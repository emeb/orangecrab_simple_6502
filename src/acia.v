==> flow/design.v <==
`default_nettype none
module acia(
	input clk,				 
	input rst,				 
	input cs,				 
	input we,				 
	input rs,				 
	input rx,				 
	input [7:0] din,		 
	output reg [7:0] dout,	 
	output tx,				 
	output irq				 
);
	localparam sym_rate = 9600;
    localparam clk_freq = 48000000;
    localparam sym_cnt = clk_freq / sym_rate;
	localparam SCW = $clog2(sym_cnt);
	wire [SCW-1:0] sym_cntr = sym_cnt;
	wire tx_start = cs & rs & we;
	reg [1:0] counter_divide_select, tx_start_control;
	reg [2:0] word_select;  
	reg receive_interrupt_enable;
	always @(posedge clk)
	begin
		if(rst)
		begin
			counter_divide_select <= 2'b00;
			word_select <= 3'b000;
			tx_start_control <= 2'b00;
			receive_interrupt_enable <= 1'b0;
		end
		else if(cs & ~rs & we)
			{
				receive_interrupt_enable,
				tx_start_control,
				word_select,
				counter_divide_select
			} <= din;
	end
	wire acia_rst = rst | (counter_divide_select == 2'b11);
	wire [7:0] rx_dat, status;
	always @(posedge clk)
	begin
		if(rst)
		begin
			dout <= 8'h00;
		end
		else
		begin
			if(cs & ~we)
			begin
				if(rs)
					dout <= rx_dat;
				else
					dout <= status;
			end
		end
	end
	reg txe;
	wire tx_busy;
	reg prev_tx_busy;
	always @(posedge clk)
	begin
		if(rst)
		begin
			txe <= 1'b1;
			prev_tx_busy <= 1'b0;
		end
		else
		begin
			prev_tx_busy <= tx_busy;
			if(tx_start)
				txe <= 1'b0;
			else if(prev_tx_busy & ~tx_busy)
				txe <= 1'b1;
		end
	end
	wire rx_stb;
	reg rxf;
	always @(posedge clk)
	begin
		if(rst)
			rxf <= 1'b0;
		else
		begin
			if(rx_stb)
				rxf <= 1'b1;
			else if(cs & rs & ~we)
				rxf <= 1'b0;
		end
	end
	wire rx_err;
	assign status = 
	{
		irq,				 
		1'b0,				 
		rx_err,			     
		rx_err,			     
		1'b0,				 
		1'b0,				 
		txe,				 
		rxf					 
	};
	acia_rx #(
		.SCW(SCW),				 
		.sym_cnt(sym_cnt)		 
	)
	my_rx(
		.clk(clk),				 
		.rst(acia_rst),			 
		.rx_serial(rx),		     
		.rx_dat(rx_dat),         
		.rx_stb(rx_stb),         
		.rx_err(rx_err)          
	);
	acia_tx #(
		.SCW(SCW),               
		.sym_cnt(sym_cnt)        
	)
	my_tx(
		.clk(clk),				 
		.rst(acia_rst),			 
		.tx_dat(din),            
		.tx_start(tx_start),     
		.tx_serial(tx),          
		.tx_busy(tx_busy)        
	);
	assign irq = (rxf & receive_interrupt_enable) | ((tx_start_control==2'b01) & txe);
endmodule
`default_nettype none
module acia_rx(
	input clk,				   
	input rst,				   
	input rx_serial,		   
	output reg [7:0] rx_dat,   
	output reg rx_stb,         
	output reg rx_err          
);
    parameter SCW = 8;
	parameter sym_cnt = 139;
	reg [7:0] in_pipe;
	reg in_state;
	wire all_zero = ~|in_pipe;
	wire all_one = &in_pipe;
	always @(posedge clk)
		if(rst)
		begin
			in_pipe <= 8'hff;
			in_state <= 1'b1;
		end
		else
		begin
			in_pipe <= {in_pipe[6:0],rx_serial};
			if(in_state && all_zero)
				in_state <= 1'b0;
			else if(!in_state && all_one)
				in_state <= 1'b1;
		end
	reg [8:0] rx_sr;
	reg [3:0] rx_bcnt;
	reg [SCW-1:0] rx_rcnt;
	reg rx_busy;
	always @(posedge clk)
		if(rst)
		begin
			rx_busy <= 1'b0;
			rx_stb <= 1'b0;
			rx_err <= 1'b0;
		end
		else
		begin
			if(!rx_busy)
			begin
				if(!in_state)
				begin
					rx_bcnt <= 4'h9;
					rx_rcnt <= sym_cnt/2;
					rx_busy <= 1'b1;
				end
				rx_stb <= 1'b0;
			end
			else
			begin
				if(~|rx_rcnt)
				begin
					rx_sr <= {in_state,rx_sr[8:1]};
					rx_rcnt <= sym_cnt;
					rx_bcnt <= rx_bcnt - 1;
					if(~|rx_bcnt)
					begin
						rx_dat <= rx_sr[8:1];
						rx_busy <= 1'b0;
						if(in_state && ~rx_sr[0])
						begin
							rx_err <= 1'b0;
							rx_stb <= 1'b1;
						end
						else
							rx_err <= 1'b1;
					end
				end
				else
					rx_rcnt <= rx_rcnt - 1;
			end
		end
endmodule
`default_nettype none
module acia_tx(
	input clk,				 
	input rst,				 
	input [7:0] tx_dat,		 
	input tx_start,			 
	output tx_serial,		 
	output reg tx_busy		 
);
    parameter SCW = 8;		 
	parameter sym_cnt = 139;	 
	reg [8:0] tx_sr;
	reg [3:0] tx_bcnt;
	reg [SCW-1:0] tx_rcnt;
	always @(posedge clk)
	begin
		if(rst)
		begin
			tx_sr <= 9'h1ff;
			tx_bcnt <= 4'h0;
			tx_rcnt <= {SCW{1'b0}};
			tx_busy <= 1'b0;
		end
		else
		begin
			if(!tx_busy)
			begin
				if(tx_start)
				begin
					tx_busy <= 1'b1;
					tx_sr <= {tx_dat,1'b0};
					tx_bcnt <= 4'd9;
					tx_rcnt <= sym_cnt;
				end
			end
			else
			begin
				if(~|tx_rcnt)
				begin
					tx_sr <= {1'b1,tx_sr[8:1]};
					tx_bcnt <= tx_bcnt - 1;
					tx_rcnt <= sym_cnt;
					if(~|tx_bcnt)
					begin
						tx_busy <= 1'b0;
					end
				end
				else
					tx_rcnt <= tx_rcnt - 1;
			end	
		end
	end
	assign tx_serial = tx_sr;
endmodule
Step by step through the tools: acia
What the tools print for acia, step after step.
Lines are those of the file above, counted from 1.
Not given: --
- top: acia
- clock input: clk
- cell library: sky130hd
- timing corner: tt_025C_1v80

Word level
Counts by Yosys on the flattened word-level netlist (proc, flatten, opt, wreduce; memories kept). Register bits leave out memories and registers merged into their read ports (data or address). Print and check cells are left out. Cells with the same type and inputs are merged into one.
- noted add/sub/neg operators: 4
- equality and inequality tests at 5
- noted reduce/logical cells: 23
- mux-type cells: 31
- bitwise gates (word level): 19
- operator list (cell ; number):
    two-way mux 13 bit ; 6
    two-way mux 9 bit ; 3
    subtractor 13 x 1 -> 13 bit with constant B ; 2
    OR reduction 13 bit ; 2
    two-way mux 4 bit ; 6
    two-way mux 1 bit ; 15
    AND reduction 3 bit ; 4
    AND 1 bit ; 9
    NOT 1 bit ; 8
    nonzero test 2 bit ; 4
    subtractor 4 x 1 -> 4 bit with constant B ; 2
    OR reduction 4 bit ; 2
    AND reduction 8 bit ; 1
    OR reduction 8 bit ; 1
    two-way mux 8 bit ; 1
    != test 2 bit with constant B ; 3
    AND reduction 2 bit ; 2
    AND reduction 4 bit ; 1
    logical AND 1 bit ; 3
    bitwise OR 1 bit ; 2
    zero test 1 bit ; 2
    equality test 2 x 1 -> 1 bit with constant B ; 1
    equality test 2 bit with constant B ; 1
    OR reduction 2 bit ; 1
- register bits after elaboration: 89
- noted bits of input ports: 14
- noted output and inout bits: 10

Logic depth
Depth = most cells in a row (Yosys ltp): at word level without a register or memory, in the mapped netlist without a sequential cell, where the memories' decode and read muxes count.
- noted depth after elaboration: 4
- noted ABC_AREA: 0
- noted gate-level depth with buffers: 7

Synthesis result
The flow's flattened synthesis, as Yosys stat reports it; memories are mapped. The netlist is that of the ABC_AREA named above (0 if unset); the other value can give another one.
The area totals of this step are shown rounded.
- noted flip-flops: 89
- synthesis area: 3850 um^2
- standard cells after synthesis at 375
- cells by type (type ; number):
    sky130_fd_sc_hd__dfxtp_1 ; 55
    sky130_fd_sc_hd__edfxtp_1 ; 34
    sky130_fd_sc_hd__nor2_1 ; 32
    sky130_fd_sc_hd__a21oi_1 ; 21
    sky130_fd_sc_hd__o21ai_0 ; 20
    sky130_fd_sc_hd__nor3_1 ; 18
    sky130_fd_sc_hd__nand2b_1 ; 14
    sky130_fd_sc_hd__xnor2_1 ; 10
    sky130_fd_sc_hd__a211oi_1 ; 11
    sky130_fd_sc_hd__ha_1 ; 6
    sky130_fd_sc_hd__nand2_1 ; 19
    sky130_fd_sc_hd__mux2i_1 ; 7
    sky130_fd_sc_hd__inv_1 ; 17
    sky130_fd_sc_hd__clkbuf_1 ; 15
    sky130_fd_sc_hd__nand3_1 ; 11
    sky130_fd_sc_hd__a31oi_1 ; 7
    sky130_fd_sc_hd__and2_1 ; 7
    sky130_fd_sc_hd__xor2_1 ; 5
Not listed: further types 33, cells in them 66.
The figures by module come from a second, unflattened synthesis with its own total; it is not the netlist above.
- cells (unflattened synthesis): 387
- area (unflattened synthesis): 4000 um^2
Rows give one instance, submodules left out.
- by module (module ; cells ; area (um^2) ; seq. area (um^2) ; times used):
    acia_rx ; 155 ; 1950 ; 1260 ; 1
    acia_tx ; 160 ; 1380 ; 541 ; 1
    acia ; 72 ; 668 ; 320 ; 1

Timing after synthesis
Path of least setup slack by OpenSTA after synthesis, without wires, with an ideal clock, recovery checks aside; 20% of the period is set as input and as output delay. Where synthesis merged equal registers, the netlist keeps one of their names.
- path kind: flip-flop to flip-flop
- from: register my_rx.rx_rcnt[0]
- to: register my_rx.rx_sr[0]
- noted arrival: 2.133 ns
- path buffers: 0
- setup slack: 1.023 ns
- noted library setup time: 0.374 ns
- noted launch time at the first pin: 0.000 ns
- noted clock period: 3.53 ns
- delay of the path: 2.507 ns
- driving pins on the path: 6
- required time at 3.156 ns
- synthesis period reached at 2.507 ns
"delay of the path" = arrival - input delay + setup time.
"driving pins on the path" counts driving pins, that of a launching flip-flop among them; a cell with two outputs on the path counts twice.
"synthesis period reached" = period - worst setup slack (recovery checks aside). The figure is calculated, with input and output delays left at 20% of the set period.
The rows between start and end are the longest chain of elaborated cells between them; the timing report does not say that the signal goes this way. Where chains are equally long, one stands for them.
A line is the first line of the expression or statement that the cell stems from. Yosys adds cells for indexed reads and writes and turns some case tables into memories.
At most two assigning lines are given for a register; there are more.
- cells stage by stage: sky130_fd_sc_hd__edfxtp_1 > sky130_fd_sc_hd__inv_1 > sky130_fd_sc_hd__ha_1 > sky130_fd_sc_hd__or3b_2 > sky130_fd_sc_hd__or4_4 > sky130_fd_sc_hd__nor2_1
- cells in the longest elaborated chain: 3
- RTL lines, path after synthesis (item ; line ; RTL):
    from (decl) ; 161 ; reg [SCW-1:0] rx_rcnt;
    from (assign) ; 177 ; rx_rcnt <= sym_cnt/2;
    from (assign) ; 187 ; rx_rcnt <= sym_cnt;
    OR reduction 13 bit ; 184 ; if(~|rx_rcnt)
    NOT 1 bit ; -- ;
    AND reduction 3 bit ; -- ;
    to (assign) ; 186 ; rx_sr <= {in_state,rx_sr[8:1]};
    to (decl) ; 159 ; reg [8:0] rx_sr;

Timing after layout
From the final timing report of run A: the path of least setup slack in the routed layout; clock arrival at registers is part of the times.
- path kind: input port to flip-flop
- from: input port rs
- to: register my_tx.tx_sr[2]
- required time at 4.89 ns
- noted clock period: 4.6 ns
- setup slack: 1.69 ns
- noted arrival: 3.19 ns
- driving pins on the path: 5
- path buffers: 1
- noted launch time at the first pin: 0.92 ns
- noted library setup time: 0.07 ns
The rows between start and end are the longest chain of elaborated cells between them; the timing report does not say that the signal goes this way. Where chains are equally long, one stands for them.
At most two assigning lines are given for a register; there are more.
- cells stage by stage: sky130_fd_sc_hd__clkdlybuf4s50_1 > sky130_fd_sc_hd__and4b_1 > sky130_fd_sc_hd__a41oi_1 > sky130_fd_sc_hd__a211oi_1 > sky130_fd_sc_hd__o21ai_0
- cells in the longest elaborated chain: 4
- RTL lines, path after layout (item ; line ; RTL):
    from (decl) ; 7 ; input rs,
    AND 1 bit (2 in a row) ; 19 ; wire tx_start = cs & rs & we;
    two-way mux 9 bit ; 234 ; if(tx_start)
    two-way mux 9 bit ; 232 ; if(!tx_busy)
    to (assign) ; 237 ; tx_sr <= {tx_dat,1'b0};
    to (assign) ; 246 ; tx_sr <= {1'b1,tx_sr[8:1]};
    to (decl) ; 218 ; reg [8:0] tx_sr;

Below are 2 stored runs of the flow (Yosys, OpenROAD; platform sky130hd) on acia, each with its settings and what was measured, unordered. Constraints: input delay and output delay 20% of the set period each, output load 0.01 pF.
"clock period reached": clock period set for the run, less the worst setup slack. It is reckoned from that one timing run; input and output delays stay at 20% of the period that was set.
"worst path time" means the part of the period allowed to the worst setup path (the constraints hold back 20% at inputs and 20% at outputs) less its slack; where the path has registers, the arrival times of their clocks count too.
"power consumption" rests on the timing tool's default activity at the inputs, not on a simulated workload.
The measured numbers are rounded.

Run A

==> flow/run.sh <==
#!/bin/bash
# the make line also repeats the synthesis and layout settings of config.mk as NAME=value (left out here)
make -C /OpenROAD-flow-scripts/flow DESIGN_CONFIG=/design/flow/config.mk WORK_HOME=/design/flow/orfs CLKGATE_MAP_FILE= finish
==> flow/config.mk <==
export PLATFORM = sky130hd
export DESIGN_NAME = acia
export DESIGN_NICKNAME = acia
export VERILOG_FILES = /design/flow/design.v
export SDC_FILE = /design/flow/constraint.sdc
export NUM_CORES = 4
export LEC_CHECK = 0
export CAP_MARGIN = 20
export CORE_MARGIN = 2
export CORE_UTILIZATION = 40
export SLEW_MARGIN = 20
==> flow/constraint.sdc <==
create_clock -name core_clock -period 4.6 [get_ports {clk}]
set_input_delay 0.9200 -clock core_clock [delete_from_list [all_inputs] [get_ports {clk}]]
set_output_delay 0.9200 -clock core_clock [all_outputs]
set_load 0.01 [all_outputs]

Measured in run A:
- standard-cell area after routing at 4440 um^2
- post-route worst hold slack at 0.459 ns
- utilization: 0.478
- noted the lowest setup slack: 1.69 ns
- power consumption: 1.83 mW
- full die area at 10400 um^2
- noted the post-route setup TNS: 0.000 ns
- netlist area reported by Yosys at 3850 um^2
- clock period reached at 2.906 ns
- noted the worst path time: 1.99 ns
- class of the worst setup path: input port to flip-flop

Run B

==> flow/run.sh <==
#!/bin/bash
# the make line also repeats the synthesis and layout settings of config.mk as NAME=value (left out here)
make -C /OpenROAD-flow-scripts/flow DESIGN_CONFIG=/design/flow/config.mk WORK_HOME=/design/flow/orfs CLKGATE_MAP_FILE= finish
==> flow/config.mk <==
export PLATFORM = sky130hd
export DESIGN_NAME = acia
export DESIGN_NICKNAME = acia
export VERILOG_FILES = /design/flow/design.v
export SDC_FILE = /design/flow/constraint.sdc
export NUM_CORES = 4
export LEC_CHECK = 0
export CAP_MARGIN = 15
export CORE_MARGIN = 2
export CORE_UTILIZATION = 43
export CTS_CLUSTER_SIZE = 79
export GPL_ROUTABILITY_DRIVEN = 0
export HOLD_SLACK_MARGIN = 0.2
export MIN_ROUTING_LAYER = met1
export PLACE_DENSITY_LB_ADDON = 0.2
export SETUP_SLACK_MARGIN = 0.32
export SLEW_MARGIN = 40
==> flow/constraint.sdc <==
create_clock -name core_clock -period 2.69 [get_ports {clk}]
set_input_delay 0.5380 -clock core_clock [delete_from_list [all_inputs] [get_ports {clk}]]
set_output_delay 0.5380 -clock core_clock [all_outputs]
set_load 0.01 [all_outputs]

Measured in run B:
- post-route worst hold slack at 0.456 ns
- noted the post-route setup TNS: 0.000 ns
- netlist area reported by Yosys at 3850 um^2
- standard-cell area after routing at 4530 um^2
- full die area at 9720 um^2
- noted the worst path time: 2.26 ns
- class of the worst setup path: flip-flop to flip-flop
- utilization: 0.522
- power consumption: 3.02 mW
- noted the lowest setup slack: 0.435 ns
- clock period reached at 2.255 ns
